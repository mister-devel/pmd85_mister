==> flow/design.v <==
`default_nettype none
module k580vi53
(
	input        reset,
	input        clk_sys,
	input  [1:0] addr,
	input  [7:0] din,
	output [7:0] dout,
	input        wr,
	input        rd,
	input  [2:0] clk_timer,
	input  [2:0] gate,
	output [2:0] out,
	output [2:0] sound_active
);
wire	[7:0] dout0;
wire	[7:0]	dout1;
wire	[7:0]	dout2;
assign dout = (rd) ? dout0 & dout1 & dout2 : 8'hzz;
timer t0(reset, clk_sys, clk_timer[0], din, dout0, wr && (addr == 3) && (din[7:6] == 0), wr && (addr == 0), rd && (addr == 0), gate[0], out[0], sound_active[0]);
timer t1(reset, clk_sys, clk_timer[1], din, dout1, wr && (addr == 3) && (din[7:6] == 1), wr && (addr == 1), rd && (addr == 1), gate[1], out[1], sound_active[1]);
timer t2(reset, clk_sys, clk_timer[2], din, dout2, wr && (addr == 3) && (din[7:6] == 2), wr && (addr == 2), rd && (addr == 2), gate[2], out[2], sound_active[2]);
endmodule
module timer
(
	input        reset,
	input        clk_sys,
	input	       clk_timer,
	input	 [7:0] din,
	output [7:0] dout,
	input	       wr_cw,
	input	       wr,
	input	       rd,
	input	       gate,
	output reg   out,
	output reg   sound_active
);
reg  [7:0] q;
reg  [7:0] cw;
reg [15:0] counter;
reg [15:0] ld_count;
reg  [7:0] load;
reg        pause;
reg        stop1;
assign dout = q;
always @(posedge clk_sys) begin
	reg [15:0] l_counter;
	reg msbw, msbr;  
	reg latched;
	reg old_wr_cw, old_wr, old_rd;
	old_wr_cw <= wr_cw;
	old_wr <= wr;
	old_rd <= rd;
	if(!old_wr_cw && wr_cw) begin
		msbw <=0;
		msbr <=0;
		if(!din[5:4]) begin
			if(!latched) begin 
				latched <=1;
				l_counter <= counter;
			end
		end else begin
			cw <= din;
			latched <=0;
			stop1 <=1;
			pause<=1;
		end
	end
	if(!old_wr && wr) begin
		case(cw[5:4]) 
			1: begin  
					ld_count[7:0]  <= check(din);
					ld_count[15:8] <= 0;
					stop1  <=0;
					load  <=load + 1'd1;
					pause <=0;
				end
			2: begin  
					ld_count[7:0]  <= 0;
					ld_count[15:8] <= check(din);
					stop1  <=0;
					load  <=load + 1'd1;
					pause <=0;
				end
			default: begin  
					if(msbw) ld_count[15:8] <= check(din);
						else  ld_count[7:0]  <= check(din);
					msbw  <= ~msbw;
					pause <= ~msbw;
					if(msbw) begin
						stop1  <=0;
						load  <=load + 1'd1;
					end
				end
		endcase
	end
	if(!old_rd && rd) begin
		casex({latched, msbr, cw[5:4]})
			4'b0X01: q <=counter[7:0];
			4'b0X10: q <=counter[15:8];
			4'b0011: q <=counter[7:0];
			4'b0111: q <=counter[15:8];
			4'b1X01: begin q <=l_counter[7:0];  latched <=0; end
			4'b1X10: begin q <=l_counter[15:8]; latched <=0; end
			4'b1011: q <=l_counter[7:0];
			4'b1111: begin q <=l_counter[15:8]; latched <=0; end
		endcase
		msbr <= ~msbr;
	end
	if(!rd || reset) q <= 255;
	if(reset) begin
		stop1 <=1;
		ld_count  <=0;
		cw <= 0;
	end
end
function [15:0] minus1;
	input [15:0] value;
	begin
		if(!cw[0]) minus1 = value-1'd1;
		else begin
			minus1 = value;
			if(!minus1[3:0]) begin
				minus1[3:0] = 9;
				if(!minus1[7:4]) begin
					minus1[7:4] = 9;
					if(!minus1[11:8]) begin
						minus1[11:8] = 9;
						if(!minus1[15:12]) begin
							minus1[15:12] = 9;
						end else minus1[15:12] = minus1[15:12]-1'd1;
					end else minus1[11:8] = minus1[11:8]-1'd1;
				end else minus1[7:4] = minus1[7:4]-1'd1;
			end else minus1[3:0] = minus1[3:0]-1'd1;
		end
	end
endfunction
function [7:0] check;
	input [7:0] value;
	begin
		if(!cw[0]) check = value;
		else begin
			check[3:0] = (value[3:0]>9) ? 4'd9 : value[3:0];
			check[7:4] = (value[7:4]>9) ? 4'd9 : value[7:4];
		end;
	end
endfunction
reg  stop2;
wire stop = stop1 | stop2;
always @(posedge clk_sys) begin
	reg  [7:0] old_load;
	reg        old_gate;
	reg start, count_en, m3state;
	reg  [7:0] stop_delay;
	reg        old_clk;
	old_clk <= clk_timer;
	if(old_clk & ~clk_timer) begin
		stop2 <= stop1;
		old_load <= load;
		old_gate <= gate;
		start <= stop;
		sound_active <= (!cw[3:1] || (cw[2:1] == 2'b11)) && !stop;
		casex(cw[3:1])
			3'b000: 	if(stop) begin out <=0; count_en <=0; end
						else begin
							if(start || (old_load != load)) begin
								counter <= ld_count;
								out <=0;
								count_en <=1;
							end else if(!pause && gate) begin
								counter <= minus1(counter);
								if(counter == 1) begin 
									out <=1;
									count_en <=0;
								end
							end
						end
			3'b001: 	if(stop) begin out <=1; count_en <=0; end
						else begin
							if(!old_gate & gate) begin
								counter <= ld_count;
								out <=0;
								count_en <=1;
							end else begin
								counter <= minus1(counter);
								if((counter == 1) && count_en) begin 
									out <=1;
									count_en <=0;
								end
							end
						end
			3'bX10: 	if(stop || !gate) out <=1;
						else begin
							if(start || (!old_gate & gate) || (counter <= 1)) begin
								counter <=ld_count;
								out <=1;
							end else begin
								counter <= minus1(counter);
								if(counter == 2) out <=0;
							end
						end
			3'bX11: 	if(stop || !gate) begin out <=1; m3state <=1; end
						else begin
							if(start || (!old_gate & gate) || (counter <= 2)) begin
								counter <=ld_count;
								out <= m3state;
								m3state <= ~m3state;
							end else begin 
								counter <= !counter[0] ? minus1(minus1(counter)) : out ? minus1(counter) : minus1(minus1(minus1(counter)));
							end
						end
			3'b100: 	if(stop) begin out <=1; count_en <=0; end
						else begin
							out <=1;
							if(start) begin 
								counter  <=ld_count;
								count_en <=1;
							end else if(gate) begin
								counter <= minus1(counter);
								if((counter == 1) && count_en) begin 
									out <=0;
									count_en <=0;
								end
							end
						end
			3'b101: 	if(stop) begin out <=1; count_en <=0; end
						else begin
							out <=1;
							if(!old_gate & gate) begin
								counter <=ld_count;
								out <=1;
								count_en <=1;
							end else begin
								counter <= minus1(counter);
								if((counter == 1) && count_en) begin 
									out <=0;
									count_en <=0;
								end
							end
						end
		endcase
	end
end
endmodule
* From RTL to reports: k580vi53
The steps from the RTL of k580vi53 to its reports follow in flow order.
Line numbers count from 1 in the design file above.
Operators carry their Yosys type and port widths (W data, S select, Z words).
Cell names lack the library's common part.
The mark - stands for no value.
- Design top :: k580vi53
- Clock :: clk_sys
- Cell library :: sky130hd
- Timing corner :: tt_025C_1v80

* After elaboration
Source: Yosys, flattened and elaborated, memories not mapped. Widths are those after wreduce. Registers that Yosys merges into a memory's read port (data or address) are not register bits. Print and check cells do not count. Equal cells are merged and count once.
- Memories kept :: 0
- Output and inout port bits :: 14
- Bits in writable memories :: 0
- Cells after elaboration :: 766
- Latch bits :: 0
- ROM bits :: 0
- Input bits :: 20
- Clocked read ports x word width :: 0
- Register bits :: 282
- Shifts and indexed selects :: 0
- Eq/ne operators :: 104
- Multiplexer cells :: 314
- Multiply operators :: 0
- Bitwise operators :: 27
- $add $sub $neg :: 48
- Reduce/logical cells :: 193
- Magnitude comparators :: 8
- Divide/modulo/power cells :: 0
** Operators with widths (count)
- $mux W16 :: 75
- $pmux W16 S5 :: 3
- $mux W4 :: 53
- $mux W8 :: 22
- $sub A16 B1 Y16 const B :: 9
- $sub A4 B1 Y4 const B :: 36
- $logic_not A4 Y1 :: 36
- $mux W1 :: 137
- $mux W12 :: 9
- $pmux W8 S4 :: 3
- $pmux W8 S2 :: 6
- $le A16 B1 Y1 const B :: 3
- $eq A16 B1 Y1 const B :: 3
- $le A16 B2 Y1 const B :: 3
- $eq A16 B2 Y1 const B :: 3
- $ne A2 B2 Y1 const B :: 18
- $reduce_and A2 Y1 :: 18
- $reduce_or A2 Y1 :: 18
- $eq A3 B3 Y1 const B :: 12
- $logic_and A1 B1 Y1 :: 28
- $ne A3 B3 Y1 const B :: 9
- $reduce_and A9 Y1 :: 3
- $logic_not A1 Y1 :: 24
- $eq A2 B2 Y1 const B :: 12
- $reduce_bool A2 Y1 :: 12
- $ne A4 B1 Y1 const B :: 6
- $ne A4 B3 Y1 const B :: 6
- $eq A4 B4 Y1 const B :: 6
Not listed: further kinds 26, cells in them 121.

* Longest topological paths
Depth = most cells in a row (Yosys ltp): at word level without a register or memory, in the mapped netlist without a sequential cell, where the memories' decode and read muxes count.
- Word-level depth :: 31
- ABC_AREA :: 0
- Mapped depth :: 19
- Mapped depth without buffers :: 16

* Synthesis result
Yosys stat after the flow's synthesis: flattened, memories mapped to cells. It holds for the ABC_AREA given above (unset counts as 0); a run with the other value may have another netlist.
Totals and module areas in this step are rounded.
- Flip-flop cells :: 282
- Mapped area :: 0.0192 mm2
- Buffers :: 146
- Cell count :: 2249
- Area of sequential cells :: 0.00736 mm2
** Cells by type
- edfxtp_1 :: count 171, area in all 5.13E+03 um2
- dfxtp_1 :: count 111, area in all 2.22E+03 um2
- nor2_1 :: count 221, area in all 829.546 um2
- a21oi_1 :: count 159, area in all 795.763 um2
- nand2_1 :: count 197, area in all 739.459 um2
- mux2i_1 :: count 63, area in all 630.605 um2
- o21ai_0 :: count 119, area in all 595.571 um2
- xnor2_1 :: count 59, area in all 516.746 um2
- nor3_1 :: count 97, area in all 485.466 um2
- ha_1 :: count 37, area in all 462.944 um2
- clkbuf_1 :: count 117, area in all 439.171 um2
- nand3_1 :: count 84, area in all 420.403 um2
- xor2_1 :: count 41, area in all 359.094 um2
- a221oi_1 :: count 34, area in all 297.786 um2
- inv_1 :: count 74, area in all 277.766 um2
- o211ai_1 :: count 37, area in all 277.766 um2
- and3_1 :: count 40, area in all 250.24 um2
- nand2b_1 :: count 38, area in all 237.728 um2
Other cell types: 87; their cells: 550.
By module: a second synthesis without flattening, with its own total; a netlist apart from the flattened one above.
- Cell total of the unflattened synthesis :: 2322
- Area total of the unflattened synthesis :: 0.0196 mm2
Rows give one instance, submodules left out.
** By module
- timer :: times used 3, area 0.00648 mm2, cells 768, seq. area 0.00245 mm2
- k580vi53 :: times used 1, area 0.000145 mm2, cells 18, seq. area 0 mm2

* Path before layout
Path of least setup slack by OpenSTA after synthesis, without wires, with an ideal clock, recovery checks aside; 20% of the period is set as input and as output delay. Where synthesis merged equal registers, the netlist keeps one of their names.
- Path type :: reg2reg
- From :: reg t2.counter[0]
- To :: reg t2.counter[14]
- Launch time at the first pin :: 0.000 ns
- Arrival time :: 4.171 ns
- Buffers on the path :: 1
- Slack :: 4.807 ns
- Data required time :: 8.978 ns
- Period :: 9.25 ns
- Setup time :: 0.272 ns
- Delay of the path :: 4.443 ns
- Driving pins on the path :: 14
- Period reached after synthesis :: 4.443 ns
"delay of the path" is the arrival time less input delay plus setup time.
"driving pins on the path" counts driving pins, that of a launching flip-flop among them; a cell with two outputs on the path counts twice.
"period reached after synthesis" = period - worst setup slack (recovery checks aside). The figure is calculated, with input and output delays left at 20% of the set period.
Between the ends stands the longest chain of elaborated cells between them, by number of cells; it is not shown to be the way that was timed. Of several equally long chains one is given.
Each line given opens the expression or statement behind the cell; cells for indexed reads and writes are added by Yosys, which also makes memories of some case tables.
A register here has more assigning lines than the two given.
- Path through :: edfxtp_1 -> clkbuf_1 -> inv_1 -> ha_1 -> nor3b_1 -> a21oi_1 -> a31o_2 -> or4_4 -> o31ai_1 -> mux2_2 -> nand2b_2 -> nor3_2 -> a211oi_1 -> or4_1
- Cells in the longest elaborated chain :: 28
- Elaborated cells on any way between the ends :: 61
- Classes of those cells :: 9 x add/sub; 2 x compare; 39 x mux; 11 x reduce/logical
** Ends and longest elaborated chain, post-synthesis
- start: declaration :: RTL line 40 : reg [15:0] counter;
- start: assignment :: RTL line 167 : counter <= ld_count;
- start: assignment :: RTL line 171 : counter <= minus1(counter);
- $logic_not A4 Y1 :: RTL line 123 : if(!minus1[3:0]) begin
- $mux W12 :: RTL line 123
- $mux W16 :: RTL line 120 : if(!cw[0]) minus1 = value-1'd1;
- $mux W16 :: RTL line 204 : if(start || (!old_gate & gate) || (counter <= 2)) begin
- $mux W16 :: RTL line 202 : 3'bX11: if(stop || !gate) begin out <=1; m3state <=1; end
- $mux W16 :: RTL line 163 : casex(cw[3:1])
- $mux W16 :: RTL line 157 : if(old_clk & ~clk_timer) begin
- [13 not listed]
- $mux W8 :: RTL line 125 : if(!minus1[7:4]) begin
- $mux W12 :: RTL line 123
- $mux W16 :: RTL line 120
- $mux W16 (2 in a row) :: RTL line 209 : counter <= !counter[0] ? minus1(minus1(counter)) : out ? minus1(counter) : minus1(minus1(minus1(counter)));
- $mux W16 :: RTL line 204
- $mux W16 :: RTL line 202
- $pmux W16 S5 :: RTL line 163
- end: assignment :: RTL line 167
- end: assignment :: RTL line 171
- end: declaration :: RTL line 40

* Path in the finished layout
Path of least setup slack in the final report of run B (OpenROAD, finished layout, wires in). Where an end is a register, its clock arrival counts in the times.
- Path type :: reg2reg
- From :: reg t1.counter[0]
- To :: reg t1.counter[15]
- Launch time at the first pin :: 0.52 ns
- Driving pins on the path :: 13
- Period :: 8.98 ns
- Data required time :: 9.24 ns
- Setup time :: 0.26 ns
- Buffers on the path :: 0
- Arrival time :: 5.81 ns
- Slack :: 3.43 ns
Between the ends stands the longest chain of elaborated cells between them, by number of cells; it is not shown to be the way that was timed. Of several equally long chains one is given.
A register here has more assigning lines than the two given.
- Path through :: edfxtp_1 -> inv_1 -> ha_1 -> nand2b_1 -> a211oi_1 -> o221ai_1 -> a211oi_2 -> a21oi_1 -> a211oi_1 -> nand2b_1 -> nor4_1 -> mux2i_1 -> o211ai_1
- Cells in the longest elaborated chain :: 28
- Elaborated cells on any way between the ends :: 61
- Classes of those cells :: 9 x add/sub; 2 x compare; 39 x mux; 11 x reduce/logical
** Ends and longest elaborated chain, after layout
- start: declaration :: RTL line 40 : reg [15:0] counter;
- start: assignment :: RTL line 167 : counter <= ld_count;
- start: assignment :: RTL line 171 : counter <= minus1(counter);
- $logic_not A4 Y1 :: RTL line 123 : if(!minus1[3:0]) begin
- $mux W12 :: RTL line 123
- $mux W16 :: RTL line 120 : if(!cw[0]) minus1 = value-1'd1;
- $mux W16 :: RTL line 204 : if(start || (!old_gate & gate) || (counter <= 2)) begin
- $mux W16 :: RTL line 202 : 3'bX11: if(stop || !gate) begin out <=1; m3state <=1; end
- $mux W16 :: RTL line 163 : casex(cw[3:1])
- $mux W16 :: RTL line 157 : if(old_clk & ~clk_timer) begin
- [13 not listed]
- $mux W8 :: RTL line 125 : if(!minus1[7:4]) begin
- $mux W12 :: RTL line 123
- $mux W16 :: RTL line 120
- $mux W16 (2 in a row) :: RTL line 209 : counter <= !counter[0] ? minus1(minus1(counter)) : out ? minus1(counter) : minus1(minus1(minus1(counter)));
- $mux W16 :: RTL line 204
- $mux W16 :: RTL line 202
- $pmux W16 S5 :: RTL line 163
- end: assignment :: RTL line 167
- end: assignment :: RTL line 171
- end: declaration :: RTL line 40

Add stored flow runs of k580vi53

Settings and measured results of 2 stored flow runs for module k580vi53 (sky130hd), not sorted in any way. The constraints put input and output delay at 20% of the set period each and load the outputs with 0.01 pF.
"period achieved": clock period set for the run, less the worst setup slack. It is reckoned from that one timing run; input and output delays stay at 20% of the period that was set.
By "worst setup path time" is meant the share of the clock period that the worst setup path is allowed (20% is reserved at inputs, 20% at outputs), minus its slack. Clock arrival times at its registers enter into it.
"overall power" rests on the timing tool's default activity at the inputs, not on a simulated workload.
The results are shown rounded.

* Run A
** Files
==> flow/run.sh <==
#!/bin/bash
# the make line also repeats the synthesis and layout settings of config.mk as NAME=value (left out here)
make -C /OpenROAD-flow-scripts/flow DESIGN_CONFIG=/design/flow/config.mk WORK_HOME=/design/flow/orfs CLKGATE_MAP_FILE= finish
==> flow/config.mk <==
export PLATFORM = sky130hd
export DESIGN_NAME = k580vi53
export DESIGN_NICKNAME = k580vi53
export VERILOG_FILES = /design/flow/design.v
export SDC_FILE = /design/flow/constraint.sdc
export NUM_CORES = 4
export LEC_CHECK = 0
export ABC_AREA = 0
export CAP_MARGIN = 10
export CELL_PAD_IN_SITES_GLOBAL_PLACEMENT = 3
export CORE_MARGIN = 2
export CORE_UTILIZATION = 55
export CTS_CLUSTER_SIZE = 46
export GPL_TIMING_DRIVEN = 0
export MIN_ROUTING_LAYER = met2
export SETUP_SLACK_MARGIN = 0.02
export SLEW_MARGIN = 5
export TNS_END_PERCENT = 95
==> flow/constraint.sdc <==
create_clock -name core_clock -period 4.11 [get_ports {clk_sys}]
set_input_delay 0.8220 -clock core_clock [delete_from_list [all_inputs] [get_ports {clk_sys}]]
set_output_delay 0.8220 -clock core_clock [all_outputs]
set_load 0.01 [all_outputs]
** Results
Incomplete, placement halted on GPL-0301.

* Run B
** Files
==> flow/run.sh <==
#!/bin/bash
# the make line also repeats the synthesis and layout settings of config.mk as NAME=value (left out here)
make -C /OpenROAD-flow-scripts/flow DESIGN_CONFIG=/design/flow/config.mk WORK_HOME=/design/flow/orfs CLKGATE_MAP_FILE= finish
==> flow/config.mk <==
export PLATFORM = sky130hd
export DESIGN_NAME = k580vi53
export DESIGN_NICKNAME = k580vi53
export VERILOG_FILES = /design/flow/design.v
export SDC_FILE = /design/flow/constraint.sdc
export NUM_CORES = 4
export LEC_CHECK = 0
export CAP_MARGIN = 20
export CORE_MARGIN = 2
export CORE_UTILIZATION = 40
export SLEW_MARGIN = 20
==> flow/constraint.sdc <==
create_clock -name core_clock -period 8.98 [get_ports {clk_sys}]
set_input_delay 1.7960 -clock core_clock [delete_from_list [all_inputs] [get_ports {clk_sys}]]
set_output_delay 1.7960 -clock core_clock [all_outputs]
set_load 0.01 [all_outputs]
** Results
- Overall power :: 0.00298 W
- Final setup TNS :: 0.000 ns
- Full die area :: 0.0498 mm2
- Standard-cell area after routing :: 0.021 mm2
- Utilization in the final report :: 0.44
- Worst setup path time :: 5.55 ns
- Critical path kind :: reg2reg
- Period achieved :: 5.553 ns
- Post-route worst hold slack :: 0.454 ns
- Setup slack of the critical path :: 3.43 ns
- Mapped cell area after synthesis :: 0.0192 mm2
